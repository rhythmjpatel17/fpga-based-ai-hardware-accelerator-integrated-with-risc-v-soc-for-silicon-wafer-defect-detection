==> flow/design.v <==
module dense_layer_1x_1280_256_128_bn_relu6_top (
    input wire clk, 
    input wire resetn, 
    input wire start, 
    input wire [6:0] read_addr, 
    output wire [3:0] read_data, 
    output reg done, 
    output reg mp_start, 
    input wire mp_done, 
    output reg [31:0] mp_read_addr, 
    input wire [3:0] mp_read_data, 
    output wire [17:0] weights_addr, 
    input wire [7:0] weights_data, 
    output wire [7:0] bias_addr, 
    input wire [7:0] bias_data, 
    output wire [7:0] scale_addr, 
    input wire [7:0] scale_data, 
    output wire [7:0] shift_addr, 
    input wire [7:0] shift_data) ;
    parameter IN_DIM = 1900 ; 
    parameter OUT_DIM = 128 ; 
    parameter CHUNK_SIZE = 256 ; 
    parameter NUM_CHUNKS = 8 ;
    reg [2:0] state ; 
    localparam IDLE = 3'd0, 
        MAX_WAIT = 3'd1, 
        LOAD_INPUT = 3'd2, 
        COMPUTE = 3'd3, 
        DONE_STATE = 3'd4 ; 
    reg signed [31:0] acc, 
        temp_acc ; 
    reg signed [15:0] bn_scaled ; 
    reg [3:0] relu6_out ; 
    reg [10:0] in_idx ; 
    reg [7:0] out_idx ; 
    reg [2:0] chunk_idx ;  
    reg signed [7:0] input_vector [0:(IN_DIM - 1)] ; 
    reg [3:0] output_vector [0:(OUT_DIM - 1)] ;  
    assign read_data = output_vector[read_addr] ;  
    assign weights_addr = (((out_idx * IN_DIM) + (chunk_idx * CHUNK_SIZE)) + in_idx) ; 
    assign bias_addr = out_idx ; 
    assign scale_addr = out_idx ; 
    assign shift_addr = out_idx ; 
    integer i ;  
    always
        @(posedge clk)
        begin
            if ((!resetn)) 
                begin
                    state <=  IDLE ;
                    done <=  0 ;
                    in_idx <=  0 ;
                    out_idx <=  0 ;
                    chunk_idx <=  0 ;
                    acc <=  0 ;
                    mp_start <=  0 ;
                    mp_read_addr <=  0 ;
                    for (i = 0 ; (i < IN_DIM) ; i = (i + 1))
                        input_vector[i] <=  0 ;
                    for (i = 0 ; (i < OUT_DIM) ; i = (i + 1))
                        output_vector[i] <=  0 ;
                end
            else
                begin
                    done <=  0 ;
                    mp_start <=  0 ;
                    case (state)
                    IDLE : 
                        begin
                            if (start) 
                                begin
                                    mp_start <=  1 ;
                                    state <=  MAX_WAIT ;
                                end
                        end 
                    MAX_WAIT : 
                        begin
                            if (mp_done) 
                                begin
                                    in_idx <=  0 ;
                                    state <=  LOAD_INPUT ;
                                end
                        end 
                    LOAD_INPUT : 
                        begin
                            mp_read_addr <=  in_idx ;
                            input_vector[in_idx] <=  mp_read_data ;
                            if ((in_idx == (IN_DIM - 1))) 
                                begin
                                    in_idx <=  0 ;
                                    chunk_idx <=  0 ;
                                    out_idx <=  0 ;
                                    acc <=  0 ;
                                    state <=  COMPUTE ;
                                end
                            else
                                begin
                                    in_idx <=  (in_idx + 1) ;
                                end
                        end 
                    COMPUTE : 
                        begin
                            if ((out_idx < OUT_DIM)) 
                                begin
                                    temp_acc <=  0 ;
                                    if (((^acc) === 1'bx)) 
                                        acc <=  0 ;
                                    if (((chunk_idx == 0) && (in_idx == 0))) 
                                        acc <=  $signed(bias_data) ;
                                    temp_acc <=  ($signed(input_vector[((chunk_idx * CHUNK_SIZE) + in_idx)]) * $signed(weights_data)) ;
                                    acc <=  (acc + temp_acc) ;
                                    if ((in_idx == (CHUNK_SIZE - 1))) 
                                        begin
                                            in_idx <=  0 ;
                                            if ((chunk_idx == (NUM_CHUNKS - 1))) 
                                                begin
                                                    acc <=  (acc >>> 5) ; 
                                                    acc <=  ((acc > 127) ? 127 : ((acc < (-128)) ? (-128) : acc)) ;
                                                    bn_scaled <=  (((acc * scale_data) + shift_data) >>> 7) ;
                                                    bn_scaled <=  ((bn_scaled > 127) ? 127 : ((bn_scaled < (-128)) ? (-128) : bn_scaled)) ;
                                                    relu6_out <=  ((bn_scaled + 128) / 42) ;
                                                    relu6_out <=  ((relu6_out > 6) ? 6 : ((relu6_out < 0) ? 0 : relu6_out)) ; 
                                                    output_vector[out_idx] <=  relu6_out ;
                                                    if ((out_idx == (OUT_DIM - 1))) 
                                                        begin
                                                            state <=  DONE_STATE ;
                                                        end
                                                    else
                                                        begin
                                                            out_idx <=  (out_idx + 1) ;
                                                            chunk_idx <=  0 ;
                                                            acc <=  0 ;
                                                        end
                                                end
                                            else
                                                begin
                                                    chunk_idx <=  (chunk_idx + 1) ;
                                                end
                                        end
                                    else
                                        begin
                                            in_idx <=  (in_idx + 1) ;
                                        end
                                end
                        end 
                    DONE_STATE : 
                        begin
                            done <=  1 ;
                            state <=  IDLE ;
                        end
                    endcase 
                end
        end
endmodule
---- Reports on dense_layer_1x_1280_256_128_bn_relu6_top ----
What the tools print for dense_layer_1x_1280_256_128_bn_relu6_top, step after step.
Lines are those of the file above, counted from 1.
Cell names lack the library's common part.
The mark -- stands for no value.
set-up
  design top .............................. dense_layer_1x_1280_256_128_bn_relu6_top
  clock input ............................. clk
  library ................................. sky130hd
  corner .................................. tt_025C_1v80

---- Word-level counts ----
Yosys after proc, flatten, opt, wreduce and memory -nomap, before mapping. Memory bits, and registers merged into a memory's read port (data or address), are not among the register bits. Print and check cells are not counted. Equal cells are merged and count once.
Yosys's memory passes give these memory sizes; they may raise the number of words (mostly to a power of two), join words into wider ones and drop unused or constant bits.
storage and ports
  register bits after elaboration ......... 40
  memory bits (writable) .................. 512
  memories kept ........................... 1
  bits of input ports ..................... 47
cells by class
  $add $sub $neg .......................... 5
  multipliers ............................. 1
  $lt $le $gt $ge ......................... 3
  eq/ne operators ......................... 17
  multiplexer cells ....................... 44
  reductions and logical operators ........ 10
memory list
  memory         depth  width  RTL line  source
  output_vector  128    4      38        reg [3:0] output_vector [0:(OUT_DIM - 1)] ;
operator list
  operator                                       number
  multiplier 8 x 9 -> 16 bit with constant B     1
  two-way mux 11 bit                             4
  two-way mux 8 bit                              5
  two-way mux 3 bit                              13
  adder 18 x 11 -> 18 bit                        2
  two-way mux 7 bit                              5
  case mux 11 bit (select 3 bit)                 1
  two-way mux 4 bit                              5
  != test 2 bit with constant B                  8
  case mux 8 bit (select 2 bit)                  1
  case mux 3 bit (select 5 bit)                  1
  adder 11 x 1 -> 11 bit with constant B         1
  equality test 11 bit with constant B           1
  equality test 11 x 8 -> 1 bit with constant B  1
  AND reduction 5 bit                            2
  adder 8 x 1 -> 8 bit with constant B           1
  equality test 8 x 7 -> 1 bit with constant B   1
  < comparator 8 bit with constant B             1
  AND reduction 8 bit                            1
  two-way mux 1 bit                              8
  equality test 3 x 2 -> 1 bit with constant B   2
  equality test 3 bit with constant B            2
  AND reduction 6 bit                            1
  case mux 3 bit (select 2 bit)                  1
  nonzero test 5 bit                             1
  adder 3 x 1 -> 3 bit with constant B           1
  < comparator 3 x 1 -> 1 bit with constant B    1
  equality test 3 x 1 -> 1 bit with constant B   1
Not listed: further kinds 7, cells in them 7.

---- Longest topological paths ----
Longest topological path by Yosys (ltp), each cell counted once; first at word level (registers and memories cut), then after technology mapping (sequential cells cut; the memories' decode and read muxes count).
depth
  word-level depth ........................ 6
  ABC_AREA ................................ 0
  depth in mapped cells ................... 21

---- Netlist ----
Yosys stat after the flow's synthesis: flattened, memories mapped to cells. It holds for the ABC_AREA given above (unset counts as 0); a run with the other value may have another netlist.
mapped netlist
  standard cells after synthesis .......... 1006
  cell area after synthesis ............... 9407.8 um^2
  area of sequential cells ................ 3363.2 um^2
  mapped flip-flops ....................... 168
  buffer cells ............................ 80
cells by type
  cell      number  area in all (um^2)
  dfxtp_1   168     3.36E+03
  ha_1      71      888.352
  mux4_2    33      743.213
  o21ai_0   136     680.653
  nand2_1   165     619.344
  fa_1      26      520.499
  buf_4     45      337.824
  xnor2_1   33      289.027
  inv_1     60      225.216
  mux2i_1   17      170.163
  nor2_1    30      112.608
  nor2b_1   17      106.352
  clkbuf_1  28      105.101
  o22ai_1   16      100.096
  a21oi_1   19      95.091
  a21o_1    10      75.072
  xor2_1    8       70.067
  and2_1    9       56.304
Other cell types: 45; their cells: 115.

---- Path before layout ----
OpenSTA on the mapped netlist: ideal clock, no wires. The path of least setup slack (recovery checks aside). Input and output delay are each 20% of the period. Register names are those of the netlist, which keeps one name where synthesis merged equal registers.
timing post-synthesis
  kind .................................... reg-to-output
  start point ............................. register out_idx[6]
  end point ............................... output weights_addr[17]
  period .................................. 8.47 ns
  launch time at the first pin ............ 0.000 ns
  data arrival time ....................... 5.131 ns
  data required time ...................... 6.776 ns
  path slack .............................. 1.645 ns
  delay of the path ....................... 5.131 ns
  driving pins on the path ................ 21
  path buffers ............................ 0
  period reached after synthesis .......... 6.825 ns
"delay of the path" is the arrival time less input delay plus setup time.
A path that ends at an output port has no setup time.
"driving pins on the path": output pins that drive a net of the path, with the launching flip-flop's if there is one; two outputs of one cell count as two.
"period reached after synthesis" = period - worst setup slack (recovery checks aside). The figure is calculated, with input and output delays left at 20% of the set period.
Between the ends stands the longest chain of elaborated cells between them, by number of cells; it is not shown to be the way that was timed. Of several equally long chains one is given.
Each line given opens the expression or statement behind the cell; cells for indexed reads and writes are added by Yosys, which also makes memories of some case tables.
At most two assigning lines are given for a register; there are more.
on the way, post-synthesis
  cell sequence ........................... dfxtp_1 inv_1 ha_1 xnor2_1 ha_1 inv_1 fa_1 fa_1 inv_1 ha_1 o211ai_1 o21ai_0 xnor2_1 fa_1 inv_1 ha_1 a211o_1 o32ai_1 nor2_1 nand4_1 xnor2_1
  length of the longest elaborated chain .. 3
  elaborated cells between the ends (all ways) .. 3
  those cells by class .................... add/sub: 2; mul: 1
ends and longest elaborated chain, post-synthesis
  element                               RTL line  source
  from (decl)                           35        reg [7:0] out_idx ;
  from (assign)                         53        out_idx <=  0 ;
  from (assign)                         130       out_idx <=  (out_idx + 1) ;
  multiplier 8 x 9 -> 16 bit            40        assign weights_addr = (((out_idx * IN_DIM) + (chunk_idx * CHUNK_SIZE)) + in_idx) ;
  adder 18 x 11 -> 18 bit (2 in a row)  40
  to (decl)                             12        output wire [17:0] weights_addr,

---- Worst path after layout ----
Path of least setup slack in the final report of record 2 (OpenROAD, finished layout, wires in). Where an end is a register, its clock arrival counts in the times.
timing post-layout
  kind .................................... reg-to-output
  start point ............................. register out_idx[2]
  end point ............................... output weights_addr[17]
  period .................................. 6.55 ns
  launch time at the first pin ............ 0.42 ns
  data arrival time ....................... 5.21 ns
  data required time ...................... 5.24 ns
  path slack .............................. 0.03 ns
  driving pins on the path ................ 19
  path buffers ............................ 1
Between the ends stands the longest chain of elaborated cells between them, by number of cells; it is not shown to be the way that was timed. Of several equally long chains one is given.
At most two assigning lines are given for a register; there are more.
on the way, post-layout
  cell sequence ........................... dfxtp_4 ha_1 fa_1 fa_1 inv_1 fa_1 inv_1 ha_1 xnor2_1 fa_1 inv_2 ha_4 a211o_1 nor3_2 o21a_1 nor2_2 nand4_1 xnor2_2 buf_2
  length of the longest elaborated chain .. 3
  elaborated cells between the ends (all ways) .. 3
  those cells by class .................... add/sub: 2; mul: 1
ends and longest elaborated chain, post-layout
  element                               RTL line  source
  from (decl)                           35        reg [7:0] out_idx ;
  from (assign)                         53        out_idx <=  0 ;
  from (assign)                         130       out_idx <=  (out_idx + 1) ;
  multiplier 8 x 9 -> 16 bit            40        assign weights_addr = (((out_idx * IN_DIM) + (chunk_idx * CHUNK_SIZE)) + in_idx) ;
  adder 18 x 11 -> 18 bit (2 in a row)  40
  to (decl)                             12        output wire [17:0] weights_addr,

==> runs of dense_layer_1x_1280_256_128_bn_relu6_top <==
dense_layer_1x_1280_256_128_bn_relu6_top through Yosys and OpenROAD on sky130hd: 2 stored runs, unordered, with their settings and measured results. The constraints put input and output delay at 20% of the set period each and load the outputs with 0.01 pF.
"achieved clock period (ns)" = clock period - worst setup slack. The figure is calculated, with input and output delays left at 20% of the set period.
"worst setup path time (ns)" is the time allowed to the run's worst setup path (the clock period less input and output delay, where it has them) less its slack. Clock arrival times count: a late capture clock shortens it, a late launch clock lengthens it.
"finish__power__total" rests on the timing tool's default activity at the inputs, not on a simulated workload.

Flow files of record 1
==> flow/run.sh <==
#!/bin/bash
# the make line also repeats the synthesis and layout settings of config.mk as NAME=value (left out here)
make -C /OpenROAD-flow-scripts/flow DESIGN_CONFIG=/design/flow/config.mk WORK_HOME=/design/flow/orfs CLKGATE_MAP_FILE= finish
==> flow/config.mk <==
export PLATFORM = sky130hd
export DESIGN_NAME = dense_layer_1x_1280_256_128_bn_relu6_top
export DESIGN_NICKNAME = dense_layer_1x_1280_256_128_bn_relu6_top
export VERILOG_FILES = /design/flow/design.v
export SDC_FILE = /design/flow/constraint.sdc
export NUM_CORES = 4
export LEC_CHECK = 0
export CAP_MARGIN = 20
export CELL_PAD_IN_SITES_DETAIL_PLACEMENT = 1
export CORE_ASPECT_RATIO = 1.48
export CORE_MARGIN = 2
export CORE_UTILIZATION = 65
export GPL_ROUTABILITY_DRIVEN = 1
export HOLD_SLACK_MARGIN = 0.17
export MAX_ROUTING_LAYER = met4
export MIN_ROUTING_LAYER = met2
export PLACE_DENSITY_LB_ADDON = 0.28
export SETUP_SLACK_MARGIN = -0.57
export SLEW_MARGIN = 15
export TNS_END_PERCENT = 95
==> flow/constraint.sdc <==
create_clock -name core_clock -period 6.12 [get_ports {clk}]
set_input_delay 1.2240 -clock core_clock [delete_from_list [all_inputs] [get_ports {clk}]]
set_output_delay 1.2240 -clock core_clock [all_outputs]
set_load 0.01 [all_outputs]

report of record 1: did not finish, place, DPL-0033

Flow files of record 2
==> flow/run.sh <==
#!/bin/bash
# the make line also repeats the synthesis and layout settings of config.mk as NAME=value (left out here)
make -C /OpenROAD-flow-scripts/flow DESIGN_CONFIG=/design/flow/config.mk WORK_HOME=/design/flow/orfs CLKGATE_MAP_FILE= finish
==> flow/config.mk <==
export PLATFORM = sky130hd
export DESIGN_NAME = dense_layer_1x_1280_256_128_bn_relu6_top
export DESIGN_NICKNAME = dense_layer_1x_1280_256_128_bn_relu6_top
export VERILOG_FILES = /design/flow/design.v
export SDC_FILE = /design/flow/constraint.sdc
export NUM_CORES = 4
export LEC_CHECK = 0
export ABC_AREA = 0
export CAP_MARGIN = 20
export CELL_PAD_IN_SITES_GLOBAL_PLACEMENT = 1
export CORE_ASPECT_RATIO = 0.99
export CORE_MARGIN = 8
export CORE_UTILIZATION = 65
export CTS_CLUSTER_SIZE = 84
export MIN_ROUTING_LAYER = met1
export PLACE_DENSITY_LB_ADDON = 0.28
export SETUP_SLACK_MARGIN = 1.88
export SLEW_MARGIN = 25
==> flow/constraint.sdc <==
create_clock -name core_clock -period 6.55 [get_ports {clk}]
set_input_delay 1.3100 -clock core_clock [delete_from_list [all_inputs] [get_ports {clk}]]
set_output_delay 1.3100 -clock core_clock [all_outputs]
set_load 0.01 [all_outputs]

report of record 2
yosys chip area after synthesis (um^2): 9407.8
finish__design__die__area: 18578.7
finish__design__instance__utilization: 0.8053
finish__timing__setup__ws: 0.027
finish__timing__hold__ws: 0.449
finish__power__total: 2.258e-03
achieved clock period (ns): 6.523
worst setup path time (ns): 5.21
worst setup path kind: reg-to-output
